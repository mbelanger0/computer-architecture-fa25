==> flow/design.v <==
module controller (
    input logic clk, 
    output logic load_sreg, 
    output logic transmit_pixel, 
    output logic [5:0] pixel, 
    output logic [4:0] frame
);
    localparam TRANSMIT_FRAME       = 1'b0;
    localparam IDLE                 = 1'b1;
    localparam [2:0] READ_CH_VALS   = 3'b001;
    localparam [2:0] LOAD_SREG      = 3'b010;
    localparam [2:0] TRANSMIT_PIXEL = 3'b100;
    localparam [8:0] TRANSMIT_CYCLES    = 9'd360;        
    localparam [19:0] IDLE_CYCLES       = 20'd351832;    
    logic state = TRANSMIT_FRAME;
    logic next_state;
    logic [2:0] transmit_phase = READ_CH_VALS;
    logic [2:0] next_transmit_phase;
    logic [5:0] pixel_counter = 6'd63;
    logic [4:0] frame_counter = 5'd0;
    logic [8:0] transmit_counter = 9'd0;
    logic [19:0] idle_counter = 20'd0;
    logic transmit_pixel_done;
    logic idle_done;
    assign transmit_pixel_done = (transmit_counter == TRANSMIT_CYCLES - 1);
    assign idle_done = (idle_counter == IDLE_CYCLES - 1);
    always_ff @(negedge clk) begin
        state <= next_state;
        transmit_phase <= next_transmit_phase;
    end
    always_comb begin
        next_state = 1'bx;
        unique case (state)
            TRANSMIT_FRAME:
                if ((pixel_counter == 6'd0) && (transmit_pixel_done))
                    next_state = IDLE;
                else
                    next_state = TRANSMIT_FRAME;
            IDLE:
                if (idle_done)
                    next_state = TRANSMIT_FRAME;
                else
                    next_state = IDLE;
        endcase
    end
    always_comb begin
        next_transmit_phase = READ_CH_VALS;
        if (state == TRANSMIT_FRAME) begin
            case (transmit_phase)
                READ_CH_VALS:
                    next_transmit_phase = LOAD_SREG;
                LOAD_SREG:
                    next_transmit_phase = TRANSMIT_PIXEL;
                TRANSMIT_PIXEL:
                    next_transmit_phase = transmit_pixel_done ? READ_CH_VALS : TRANSMIT_PIXEL;
            endcase
        end
    end
    always_ff @(negedge clk) begin
        if ((state == TRANSMIT_FRAME) && transmit_pixel_done) begin
            pixel_counter <= pixel_counter - 1;
        end
    end
    always_ff @(negedge clk) begin
        if (idle_done) begin
            frame_counter <= frame_counter + 1;
        end
    end
    always_ff @(negedge clk) begin
        if (transmit_phase == TRANSMIT_PIXEL) begin
            transmit_counter <= transmit_counter + 1;
        end
        else begin
            transmit_counter <= 9'd0;
        end
    end
    always_ff @(negedge clk) begin
        if (state == IDLE) begin
            idle_counter <= idle_counter + 1;
        end
        else begin
            idle_counter <= 20'd0;
        end
    end
    assign pixel = pixel_counter;
    assign frame = frame_counter;
    assign load_sreg = (transmit_phase == LOAD_SREG);
    assign transmit_pixel = (transmit_phase == TRANSMIT_PIXEL);
endmodule
* Step by step through the tools: controller
What the tools print for controller, step after step.
Lines are those of the file above, counted from 1.
Operators: Yosys type, input widths -> output width; for muxes data width and select width s.
Not given: --
- Top module :: controller
- Clock input :: clk
- Standard-cell library :: sky130hd
- Timing corner :: tt_025C_1v80

* Word level
Source: Yosys, flattened and elaborated, memories not mapped. Widths are those after wreduce; folded enables and synchronous resets count as part of the registers. Registers that Yosys merges into a memory's read port (data or address) are not register bits. Print and check cells do not count. Equal cells are merged and count once.
- Flip-flop bits (word level) :: 44
- Input bits :: 1
- Output and inout port bits :: 13
- Cells after elaboration :: 24
- $add $sub $neg :: 4
- Eq/ne operators :: 5
- Mux-type cells :: 5
- Bitwise logic cells :: 1
- Reduce/logical cells :: 3
** Operators with widths (number)
- $add 20x1->20 const B :: 1
- $eq 20x19->1 const B :: 1
- $add 9x1->9 const B :: 1
- $eq 9x9->1 const B :: 1
- $pmux 3 s3 :: 1
- $sub 6x1->6 const B :: 1
- $logic_not 6->1 :: 1
- $add 5x1->5 const B :: 1
- $eq 3x1->1 const B :: 1
- $eq 3x2->1 const B :: 1
- $eq 3x3->1 const B :: 1
- $mux 3 :: 1
- $logic_and 1x1->1 :: 2
- $pmux 1 s2 :: 1
- $mux 1 :: 2
- $not 1->1 :: 1

* Depth
Depth = most cells in a row (Yosys ltp): at word level without a register or memory, in the mapped netlist without a sequential cell, where the memories' decode and read muxes count.
- Word-level depth :: 4
- ABC_AREA :: 0
- Depth in mapped cells :: 6
- Gate-level depth less buffers :: 6

* Netlist
Source: synth_stat.txt of the flow (Yosys; design flattened, memories mapped). It holds for the ABC_AREA given above (unset counts as 0); a run with the other value may have another netlist.
Totals and module areas in this step are rounded.
** Cells by type
- sky130_fd_sc_hd__dfxtp_1 :: number 33, area in all 660.634 um^2
- sky130_fd_sc_hd__edfxtp_1 :: number 11, area in all 330.317 um^2
- sky130_fd_sc_hd__xor2_1 :: number 13, area in all 113.859 um^2
- sky130_fd_sc_hd__and2_1 :: number 14, area in all 87.584 um^2
- sky130_fd_sc_hd__xnor2_1 :: number 10, area in all 87.584 um^2
- sky130_fd_sc_hd__ha_1 :: number 5, area in all 62.56 um^2
- sky130_fd_sc_hd__nand3_1 :: number 12, area in all 60.058 um^2
- sky130_fd_sc_hd__nand2_1 :: number 14, area in all 52.55 um^2
- sky130_fd_sc_hd__nor2_1 :: number 12, area in all 45.043 um^2
- sky130_fd_sc_hd__nand4_1 :: number 6, area in all 37.536 um^2
- sky130_fd_sc_hd__nor3_1 :: number 7, area in all 35.034 um^2
- sky130_fd_sc_hd__inv_1 :: number 9, area in all 33.782 um^2
- sky130_fd_sc_hd__o21ai_0 :: number 6, area in all 30.029 um^2
- sky130_fd_sc_hd__nor4b_1 :: number 3, area in all 26.275 um^2
- sky130_fd_sc_hd__a21boi_0 :: number 3, area in all 22.522 um^2
- sky130_fd_sc_hd__nand4_4 :: number 1, area in all 21.27 um^2
- sky130_fd_sc_hd__mux2i_1 :: number 2, area in all 20.019 um^2
- sky130_fd_sc_hd__or4b_1 :: number 2, area in all 20.019 um^2
Not listed: further types 19, cells in them 32.
- Cells in the netlist :: 195
- Chip area (Yosys) :: 1970 um^2
- Area of sequential cells :: 991 um^2
- Mapped flip-flops :: 44
- Buffers :: 4

Add stored flow runs of controller

Stored flow runs of controller (2 of them; Yosys, OpenROAD, sky130hd). They differ in their settings and are not a sequence. Constraints: input delay and output delay 20% of the set period each, output load 0.01 pF.
By "power" is meant OpenSTA's value without simulated activity: inputs other than the clock are taken to toggle once in ten clock periods, and the tool carries that through the logic.
Values from the reports are rounded here.

** Stored run 1
- Settings :: period_ns=2.54; CORE_UTILIZATION=42; SETUP_SLACK_MARGIN=-0.01; PLACE_DENSITY_LB_ADDON=0.22; CORE_ASPECT_RATIO=1.31; CORE_MARGIN=10; CELL_PAD_IN_SITES_DETAIL_PLACEMENT=0; TNS_END_PERCENT=45; ABC_AREA=0; GPL_ROUTABILITY_DRIVEN=0; CTS_CLUSTER_DIAMETER=176; MIN_ROUTING_LAYER=met1; CAP_MARGIN=20; SLEW_MARGIN=20
- Standard-cell area after layout :: 2570 um^2
- Power :: 1.51 mW
- Worst hold slack in the final report :: 448 ps
- Setup total negative slack :: -2230 ps
- Post-synthesis cell area :: 1970 um^2
- Area inside the die boundary :: 7840 um^2
- Worst slack on setup checks :: -448 ps
- Utilization in the final report :: 56.8%

** Stored run 2
- Settings :: period_ns=3.23; CORE_UTILIZATION=61; SETUP_SLACK_MARGIN=0.58; PLACE_DENSITY_LB_ADDON=0.03; CORE_MARGIN=8; CTS_CLUSTER_DIAMETER=374; CAP_MARGIN=30; SLEW_MARGIN=20
- Worst slack on setup checks :: -317 ps
- Area inside the die boundary :: 5290 um^2
- Post-synthesis cell area :: 1970 um^2
- Power :: 1.06 mW
- Standard-cell area after layout :: 2530 um^2
- Utilization in the final report :: 83.0%
- Setup total negative slack :: -564 ps
- Worst hold slack in the final report :: 447 ps
